==> flow/design.v <==
module memory (SS_in, INC_in, Start, Ack, Clk, Reset, Right, Left, Up, Down, Select, outScore,
				Lives, outA0, outA1, outA2, outA3, outB0, outB1, outB2, outB3, Qi, Qg, Qfo, Qp, Ql, outX, outY, unos);
input [3:0] SS_in, INC_in;
input Start, Ack, Clk, Reset, Right, Left, Up, Down, Select;
output [3:0] Lives;
output Qi, Qg, Qfo, Qp, Ql;
output [3:0] outA0, outA1, outA2, outA3, outB0, outB1, outB2, outB3;
output [1:0] outX, outY;
output [3:0] unos;
output [3:0] outScore;
reg[4:0] ones;
reg[4:0] seed;
reg[4:0] increment;
reg[3:0] score;
reg[4:0] state;
reg [3:0] findones;
reg [3:0] A [3:0];
reg [3:0] B [3:0];
reg [1:0] X;
reg [1:0] Y;
reg [2:0] I;
reg [2:0] searchX;
reg [2:0] searchY;
reg [3:0] lives;  
reg flag;
localparam
INITIAL = 5'b00001,
GENERATE = 5'b00010,
FINDONES = 5'b00100,
PLAY = 5'b01000,
LOSE = 5'b10000;
always @(posedge Clk, posedge Reset) 
  begin  : memory_test
    if (Reset)
       begin
		  state <= INITIAL;
		  B[0][3:0] = 4'bXXXX;
		  B[1][3:0] = 4'bXXXX;
	      B[2][3:0] = 4'bXXXX;
	      B[3][3:0] = 4'bXXXX;
       end
    else
       begin
         case (state)
	        INITIAL: 
	          begin
		         if (Start)
		           state <= GENERATE;
				   X <= 2'b00;
				   Y <= 2'b00;
				   I <= 2'b00;
				   searchX <= 2'b00;
				   searchY <= 2'b00;
				   ones <= 0;
				   seed <= SS_in;
				   increment <= INC_in;
				   score <= 0;
				   lives <= 3;
				   findones<=0;
				   B[0][3:0] = 4'b0000;
				   B[1][3:0] = 4'b0000;
				   B[2][3:0] = 4'b0000;
				   B[3][3:0] = 4'b0000;
	          end
	        GENERATE:
	          begin
		         if (I == 3)
		           state <= FINDONES;
		           flag <= 0;
		         if (I < 4)  
		           begin
		             A[I] <= seed;
		             B[I] <= 0;
					 seed <= seed + increment;
					 I <= I+1;
		           end
				 if (I == 3)  
					I <= 0;
 	          end
	        FINDONES:
	          begin  
				if(searchX == 3 && searchY == 3 && Start)  
				    begin
					   state <= PLAY;
					   searchX <= 0;
					   searchY <= 0;
                   end
				if(~flag) begin
				    if(searchX == 3 && searchY ==3)
				        flag <= 1;
                    if(A[searchX][searchY] == 1)
                        findones <= findones + 1;
                    if(searchX == 3 && searchY != 3) 
                        begin
                            searchX <= 0;
                            searchY <= searchY + 1;
                        end
                    else if(searchX != 3)
                        searchX <= searchX + 1;
                end
	          end    
			PLAY:
	          begin  
				if(findones == 0) begin
					state <= GENERATE;
					score <= score + 1;
					X <= 0;
					Y <= 0;
					end
				else if(findones != 0 && lives == 0)
					state <= LOSE;
				if(Right && Y < 3)
					Y <= Y + 1;
				else if (Right && Y==3)
				    Y<= 0;
				if(Left && Y > 0)
					Y <= Y - 1;
				else if (Left && Y==0)
				    Y <= 3;
				if(Up && X > 0)
					X <= X - 1;
				else if (Up && X==0)
				    X<= 3;
				if(Down && X < 3)
					X <= X + 1;
				else if(Down && X==3)
				    X<= 0;
				if(Select)
					begin
						if(A[X][Y] == 1 && B[X][Y] == 0)
						begin
							B[X][Y] <= 1;
							findones <= findones - 1;
						end
						else if(A[X][Y] == 0 && B[X][Y] == 0)
						begin
						    B[X][Y] <= 1;
							lives <= lives - 1;
						end
					end
				end
			LOSE:
	          begin  
				if(Start)
					state <= INITIAL;
	          end   
      endcase
    end 
  end
	 assign {Ql, Qp, Qfo, Qg, Qi} = state;
	 assign Lives = lives;
	assign outA0 = A[0];
	assign outA1 = A[1];
	assign outA2 = A[2];
	assign outA3 = A[3];
	assign outB0 = B[0];
	assign outB1 = B[1];
	assign outB2 = B[2];
	assign outB3 = B[3];
	assign outScore = score;
	assign outX = X;
	assign outY = Y;
	assign unos = findones;
endmodule   
* Reports on memory *
Tool output for the design above, in the order of the flow.
Line numbers count from 1 in the design file above.
Not given: --

inputs
  top = memory
  clock = Clk
  standard-cell library = sky130hd
  library corner = tt_025C_1v80

* After elaboration *
Counts by Yosys on the flattened word-level netlist (proc, flatten, opt, wreduce). Print and check cells are left out. Cells with the same type and inputs are merged into one.

bit counts
  register bits = 72
  output and inout bits = 53

cells by class
  add/sub/neg operators = 13
  magnitude comparators = 5
  equal/unequal tests = 41
  shift-type cells = 6
  multiplexer cells = 89
  bitwise gates (word level) = 13
  reductions and logical operators = 55

operators by type and width
  operator                                                     count
  4-bit two-way mux                                            40
  4-bit parallel mux with 2-bit select                         10
  4-bit parallel mux with 4-bit select                         3
  6-bit AND reduction                                          6
  5-bit two-way mux                                            7
  2-bit != test with constant B                                16
  3-bit two-way mux                                            9
  5-bit parallel mux with 5-bit select                         1
  3-bit OR reduction                                           8
  3-bit parallel mux with 2-bit select                         3
  2-bit two-way mux                                            9
  4-bit by 2-bit variable part select with 1-bit output        4
  4-bit AND                                                    4
  4-bit bitwise OR                                             4
  4-bit AND reduction                                          4
  3-bit AND reduction                                          5
  1-bit logical AND                                            14
  2-bit == test with constant B                                7
  6-bit != test with constant B                                2
  4-bit parallel mux with 3-bit select                         1
  2-bit nonzero test                                           5
  5-bit parallel mux with 2-bit select                         1
  3-bit by 1-bit adder with 3-bit output with constant B       3
  3-bit by 2-bit == test with 1-bit output with constant B     3
  3-bit != test with constant B                                3
  2-bit zero test                                              4
  4-bit by 1-bit adder with 4-bit output with constant B       2
  4-bit by 1-bit subtractor with 4-bit output with constant B  2

Not listed: further kinds 27, cells in them 42.

* Logic depth *
Longest topological path by Yosys (ltp), each cell counted once; first at word level (registers and memories cut), then after technology mapping (sequential cells cut; the memories' decode and read muxes count).

depth
  word-level depth = 17
  ABC_AREA = 0
  depth in mapped cells = 11
  depth with buffers taken out = 9

* After synthesis *
The flow's flattened synthesis, as Yosys stat reports it; memories are mapped. The netlist is that of the ABC_AREA named above (0 if unset); the other value can give another one.
The area totals of this step are shown rounded.

synthesis totals
  cells in the netlist = 368
  cell area after synthesis = 4,010 um^2
  sequential part of the area = 2,110 um^2
  mapped flip-flops = 71

cells by type
  type                       count  total area (um^2)
  sky130_fd_sc_hd__edfxtp_1  66     1.98E+03
  sky130_fd_sc_hd__ha_1      28     350.336
  sky130_fd_sc_hd__a21oi_1   46     230.221
  sky130_fd_sc_hd__nor2_1    40     150.144
  sky130_fd_sc_hd__dfrtp_1   4      100.096
  sky130_fd_sc_hd__inv_1     26     97.594
  sky130_fd_sc_hd__nand2_1   19     71.318
  sky130_fd_sc_hd__o21ai_0   11     55.053
  sky130_fd_sc_hd__a22o_1    6      52.55
  sky130_fd_sc_hd__xor2_1    6      52.55
  sky130_fd_sc_hd__a22oi_1   6      45.043
  sky130_fd_sc_hd__nor2b_1   7      43.792
  sky130_fd_sc_hd__xnor2_1   5      43.792
  sky130_fd_sc_hd__fa_1      2      40.038
  sky130_fd_sc_hd__a211oi_1  5      37.536
  sky130_fd_sc_hd__and3_1    6      37.536
  sky130_fd_sc_hd__a221oi_1  4      35.034
  sky130_fd_sc_hd__o21ai_1   7      35.034

Other cell types: 39; their cells: 74.

* Worst setup path after synthesis *
OpenSTA on the mapped netlist: ideal clock, no wires. The path of least setup slack (recovery checks aside). Input and output delay are each 20% of the period. Register names are those of the netlist, which keeps one name where synthesis merged equal registers.

timing path post-synthesis
  path kind = flip-flop to flip-flop
  start = register X[0]
  end = register findones[0]
  clock period = 3,950 ps
  launch time at the first pin = 0 ps
  arrival = 2,004 ps
  path slack = 1,589 ps
  path delay = 2,361 ps
  stages on the path = 10
  synthesis period reached = 2,361 ps

"path delay" is the arrival time less input delay plus setup time.
"stages on the path" counts driving pins, that of a launching flip-flop among them; a cell with two outputs on the path counts twice.
"synthesis period reached" = period - worst setup slack (recovery checks aside). The figure is calculated, with input and output delays left at 20% of the set period.
The rows between start and end are the longest chain of elaborated cells between them; the timing report does not say that the signal goes this way. Where chains are equally long, one stands for them.
A line is the first line of the expression or statement that the cell stems from. Yosys adds cells for indexed reads and writes and turns some case tables into memories.
A register here has more assigning lines than the two given.
The path ends at the enable pin of a flip-flop; only ways to that pin are counted.

on the way, post-synthesis
  cell sequence = sky130_fd_sc_hd__edfxtp_1 sky130_fd_sc_hd__inv_1 sky130_fd_sc_hd__ha_1 sky130_fd_sc_hd__buf_2 sky130_fd_sc_hd__a22oi_1 sky130_fd_sc_hd__a221o_1 sky130_fd_sc_hd__o211ai_1 sky130_fd_sc_hd__nand3_1 sky130_fd_sc_hd__o211a_1 sky130_fd_sc_hd__nor4_2
  cells in the longest elaborated chain = 9
  elaborated cells on any way between the ends = 16
  those cells by class = 4 x eq/ne; 2 x shift; 6 x mux; 1 x logic; 3 x reduce/logical

RTL lines, path post-synthesis
  what                                                   RTL line  source
  from (decl)                                            19        reg [1:0] X;
  from (assign)                                          121       X <= X - 1;
  from (assign)                                          125       X <= X + 1;
  2-bit == test                                          130       if(A[X][Y] == 1 && B[X][Y] == 0)
  4-bit parallel mux with 4-bit select                   130
  4-bit two-way mux                                      128       if(Select)
  4-bit two-way mux                                      44        case (state)
  4-bit by 2-bit variable part select with 1-bit output  130
  1-bit NOT                                              130
  1-bit logical AND                                      130
  2-bit != test                                          --
  6-bit AND reduction                                    --
  to (assign)                                            92        findones <= findones + 1;
  to (assign)                                            133       findones <= findones - 1;
  to (decl)                                              16        reg [3:0] findones;

* Worst path after layout *
From the final timing report of flow run A: the path of least setup slack in the routed layout; clock arrival at registers is part of the times.
The report prints the path's times to 10 ps; the period is as set.

timing path post-layout
  path kind = flip-flop to flip-flop
  start = register X[0]
  end = register lives[0]
  clock period = 2,650 ps
  launch time at the first pin = 340 ps
  arrival = 2,490 ps
  path slack = 200 ps
  stages on the path = 10

The rows between start and end are the longest chain of elaborated cells between them; the timing report does not say that the signal goes this way. Where chains are equally long, one stands for them.
A register here has more assigning lines than the two given.
The path ends at the enable pin of a flip-flop; only ways to that pin are counted.

on the way, post-layout
  cell sequence = sky130_fd_sc_hd__edfxtp_1 sky130_fd_sc_hd__buf_4 sky130_fd_sc_hd__ha_2 sky130_fd_sc_hd__a22o_1 sky130_fd_sc_hd__o221ai_1 sky130_fd_sc_hd__o211ai_1 sky130_fd_sc_hd__o31a_1 sky130_fd_sc_hd__o22ai_1 sky130_fd_sc_hd__buf_4 sky130_fd_sc_hd__and3_1
  cells in the longest elaborated chain = 15
  elaborated cells on any way between the ends = 28
  those cells by class = 5 x eq/ne; 4 x shift; 12 x mux; 3 x logic; 4 x reduce/logical

RTL lines, path post-layout
  what                                                   RTL line  source
  from (decl)                                            19        reg [1:0] X;
  from (assign)                                          121       X <= X - 1;
  from (assign)                                          125       X <= X + 1;
  2-bit == test                                          130       if(A[X][Y] == 1 && B[X][Y] == 0)
  4-bit parallel mux with 4-bit select                   130
  4-bit two-way mux                                      128       if(Select)
  4-bit two-way mux                                      44        case (state)
  4-bit by 2-bit variable part select with 1-bit output  130
  1-bit NOT                                              130
  1-bit logical AND                                      130
  4-bit two-way mux                                      130
  4-bit two-way mux                                      128
  4-bit two-way mux                                      44
  4-bit by 2-bit variable part select with 1-bit output  135       else if(A[X][Y] == 0 && B[X][Y] == 0)
  1-bit NOT                                              135
  1-bit logical AND                                      135
  2-bit != test                                          --
  5-bit AND reduction                                    --
  to (assign)                                            58        lives <= 3;
  to (assign)                                            138       lives <= lives - 1;
  to (decl)                                              24        reg [3:0] lives;

==> runs of memory <==
Measured data: module memory, platform sky130hd, 2 stored runs of the flow under differing settings, order arbitrary. Input and output delays are each 20% of the period that was set; the output load is 0.01 pF.
"clock period achieved" is the run's clock period less its worst setup slack. It is reckoned from that one timing run; input and output delays stay at 20% of the period that was set.
"time used up by the worst setup path": the worst setup path's part of the clock period (all of it between registers, 20% less for each end at a port) less its slack. A launch clock that arrives late makes it longer, a capture clock that arrives late makes it shorter.
"total power after layout" rests on the timing tool's default activity at the inputs, not on a simulated workload.
"time used up by the worst setup path" is known to 10 ps.
Results are given in rounded form.
Settings: n/a = not set for that run.

item                                                      flow run A              flow run B
period_ns                                                 2.65                    3.45
CAP_MARGIN                                                20                      20
CORE_MARGIN                                               2                       2
CORE_UTILIZATION                                          40                      34
SLEW_MARGIN                                               20                      20
SETUP_SLACK_MARGIN                                        n/a                     0.19
PLACE_DENSITY                                             n/a                     0.37
CORE_ASPECT_RATIO                                         n/a                     1.67
CELL_PAD_IN_SITES_GLOBAL_PLACEMENT                        n/a                     0
GPL_TIMING_DRIVEN                                         n/a                     0
GPL_ROUTABILITY_DRIVEN                                    n/a                     1
CTS_CLUSTER_DIAMETER                                      n/a                     180
MIN_ROUTING_LAYER                                         n/a                     met2
MAX_ROUTING_LAYER                                         n/a                     met4
worst hold slack (ps)                                     561                     560
area of the standard cells in the finished layout (um^2)  5,120                   5,240
setup slack of the critical path (ps)                     197                     499
total power after layout (µW)                             2,170                   2,060
utilization after routing (%)                             52.6                    45.3
clock period achieved (ps)                                2,453                   2,951
summed negative setup slack (ps)                          0                       0
time used up by the worst setup path (ps)                 2,450                   2,950
worst setup path type                                     flip-flop to flip-flop  flip-flop to flip-flop
Yosys chip area after synthesis (um^2)                    4,010                   4,010
die area (um^2)                                           10,800                  12,700
